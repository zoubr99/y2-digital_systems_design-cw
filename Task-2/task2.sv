==> flow/design.v <==
module task2 #(parameter int N=16'h000F) (
   output logic [15:0] Q,  
   output logic REL,       
   input logic CLK,        
   input logic n_OE,       
   input n_CEN,            
   input n_RESET           
);
logic [N:0]count = 0;
always_ff @(posedge CLK or negedge n_RESET ) begin : count_status_block  
         if (n_RESET == 0) begin
            count <= 0;
         end
         else if (n_CEN == 0 && count != N) begin   
            count <= count +1 ;                     
         end
         else if (count == N) begin   
            count <= 0;
         end   
         else count <= count;
end
always_comb begin
   if (n_OE == 1) begin   
      Q = 1'bz;
   end 
   else begin   
		Q = count;
   end 
   if (count == 0) begin  
      REL = 1;
   end
   else begin  
      REL = 0;
   end
end
endmodule 
# Step by step through the tools: task2
# What the tools print for task2, step after step.
# Line numbers count from 1 in the design file above.
# Operators carry their Yosys type and port widths (W data, S select, Z words).
# Cell names lack the library's common part.
# The mark -- stands for no value.
# design
top	task2
clock_port	CLK
cell_library	sky130hd
corner	tt_025C_1v80

# Word level
# Source: Yosys, flattened and elaborated, memories not mapped. Widths are those after wreduce. Registers that Yosys merges into a memory's read port (data or address) are not register bits. Print and check cells do not count. Equal cells are merged and count once.
# bits
ff_bits	16
elab_cells	12
out_inout_bits	17
inputBits	4
# op_classes
reduce_logical	3
muxes	4
add_sub_neg	1
eq_ne	2
bitwise	1
# ops
op	n
$mux W16	3
$add A16 B1 Y16 const B	1
$eq A16 B4 Y1 const B	1
$ne A16 B4 Y1 const B	1
$logic_not A16 Y1	1
$reduce_bool A2 Y1	1
$logic_and A1 B1 Y1	1
$not A1 Y1	1
$mux W1	1

# Depth
# Yosys ltp: most cells in a row. Word level: on the elaborated netlist, between registers, memories and ports. Mapped: between sequential cells and ports; inverters and the memories' decode and read muxes count.
# logic_depth
word_depth	3
abc_area	0
mapped_depth	4
ltp_nobuf	4

# After synthesis
# Yosys stat after the flow's synthesis: flattened, memories mapped to cells. It holds for the ABC_AREA given above (unset counts as 0); a run with the other value may have another netlist.
# The area totals of this step are shown rounded.
# mapped
mapped_area_mm2	0.0009371
ff_cells	16
seq_area_mm2	0.0004004
n_buf	3
cell_count	94
# by_type
cell_type	n	area_total_um2
dfrtp_1	16	400.384
xor2_1	11	96.342
nor2b_1	13	81.328
nor4_2	4	50.048
nor2_1	11	41.29
xnor2_1	3	26.275
ha_1	2	25.024
nand3_1	5	25.024
nand4_4	1	21.27
nor3_1	4	20.019
nor4_1	3	18.768
inv_1	4	15.014
nand4b_2	1	15.014
nand4_2	1	12.512
nand2_1	3	11.261
buf_2	2	10.01
mux2i_1	1	10.01
and4_1	1	8.758
# Not listed: further types 8, cells in them 8.

# Path before layout
# Source: OpenSTA report_checks on the synthesized netlist (no wires, ideal clock, input and output delay 20% of the period each), path of least setup slack; recovery checks are left aside. Register names are those of the netlist, which keeps one name where synthesis merged equal registers.
# synth_path
path_kind	register -> output
from	register count[5]
to	output port REL
path_buffers	0
path_slack_ns	0.654
path_delay_ns	1.330
output_delay_ns	0.496
t_required_ns	1.984
launch_ns	0.000
arrival_ns	1.330
period_ns	2.48
driving_pins	4
period_less_setup_slack_ns	1.826
# "path_delay_ns" = arrival - input delay + setup time.
# At an output port there is no setup time.
# "driving_pins": output pins that drive a net of the path, with the launching flip-flop's if there is one; two outputs of one cell count as two.
# "period_less_setup_slack_ns" is the clock period less the worst setup slack; recovery checks do not enter. This is arithmetic on one report: input and output delays are still those of the set period (20% each).
# The rows between start and end are the longest chain of elaborated cells between them; the timing report does not say that the signal goes this way. Where chains are equally long, one stands for them.
# Each line given opens the expression or statement behind the cell; cells for indexed reads and writes are added by Yosys, which also makes memories of some case tables.
# At most two assigning lines are given for a register; there are more.
# synth_via
path_cell_list	dfrtp_1 > nor4_1 > nand3_1 > nor4b_1
elab_chain_cells	2
cone_cells	2
lines_between	1
cone_classes	1 x mux; 1 x reduce/logical
# synth_lines
item	line	source
start, declared	9	logic [N:0]count = 0;
start, assigned	15	count <= count +1 ;
start, assigned	20	else count <= count;
$logic_not A16 Y1	29	if (count == 0) begin
$mux W1	29
end, declared	3	output logic REL,

# Timing after layout
# Path of least setup slack in the final report of run A (OpenROAD, finished layout, wires in). Where an end is a register, its clock arrival counts in the times.
# layout_path
path_kind	register -> output
from	register count[11]
to	output port REL
launch_ns	0.30
path_buffers	1
period_ns	1.04
driving_pins	5
arrival_ns	1.60
t_required_ns	0.83
output_delay_ns	0.21
path_slack_ns	-0.77
# The rows between start and end are the longest chain of elaborated cells between them; the timing report does not say that the signal goes this way. Where chains are equally long, one stands for them.
# At most two assigning lines are given for a register; there are more.
# layout_via
path_cell_list	dfrtp_1 > nor4_4 > nand3_2 > nor4b_4 > buf_2
elab_chain_cells	2
cone_cells	2
lines_between	1
cone_classes	1 x mux; 1 x reduce/logical
# layout_lines
item	line	source
start, declared	9	logic [N:0]count = 0;
start, assigned	15	count <= count +1 ;
start, assigned	20	else count <= count;
$logic_not A16 Y1	29	if (count == 0) begin
$mux W1	29
end, declared	3	output logic REL,

# Stored flow runs of task2 (2 of them; Yosys, OpenROAD, sky130hd). They differ in their settings and are not a sequence. Constraints: input delay and output delay 20% of the set period each, output load 0.01 pF.
# "achieved_clock_period_ns" = clock period - worst setup slack. The figure is calculated, with input and output delays left at 20% of the set period.
# "critical_path_time_ns" is the time allowed to the run's worst setup path (the clock period less input and output delay, where it has them) less its slack. Clock arrival times count: a late capture clock shortens it, a late launch clock lengthens it.
# "total_power_mw": no workload was simulated; the value follows from the tool's default switching activity.
# The measured numbers are rounded.
# A setting shown as n/a is not set for that run.
run	period_ns	CAP_MARGIN	CORE_MARGIN	CORE_UTILIZATION	SLEW_MARGIN	SETUP_SLACK_MARGIN	PLACE_DENSITY_LB_ADDON	ABC_AREA	GPL_TIMING_DRIVEN	GPL_ROUTABILITY_DRIVEN	CTS_CLUSTER_SIZE	MIN_ROUTING_LAYER	total_power_mw	critical_path_time_ns	path_kind	final_die_area_mm2	finish.stdcell_area_mm2	utilization_frac	tns_ns	achieved_clock_period_ns	synth_chip_area_mm2	setup_worst_slack_ns
run A	1.04	20	2	40	20	n/a	n/a	n/a	n/a	n/a	n/a	n/a	3.075	1.60	register -> output	0.002746	0.001889	0.854	-11.40	1.809	0.0009371	-0.769
run B	2.13	20	2	62	15	-0.0	0.03	1	0	0	85	met1	1.061	1.62	register -> output	0.002142	0.001356	0.794	0.000	2.044	0.001109	0.086
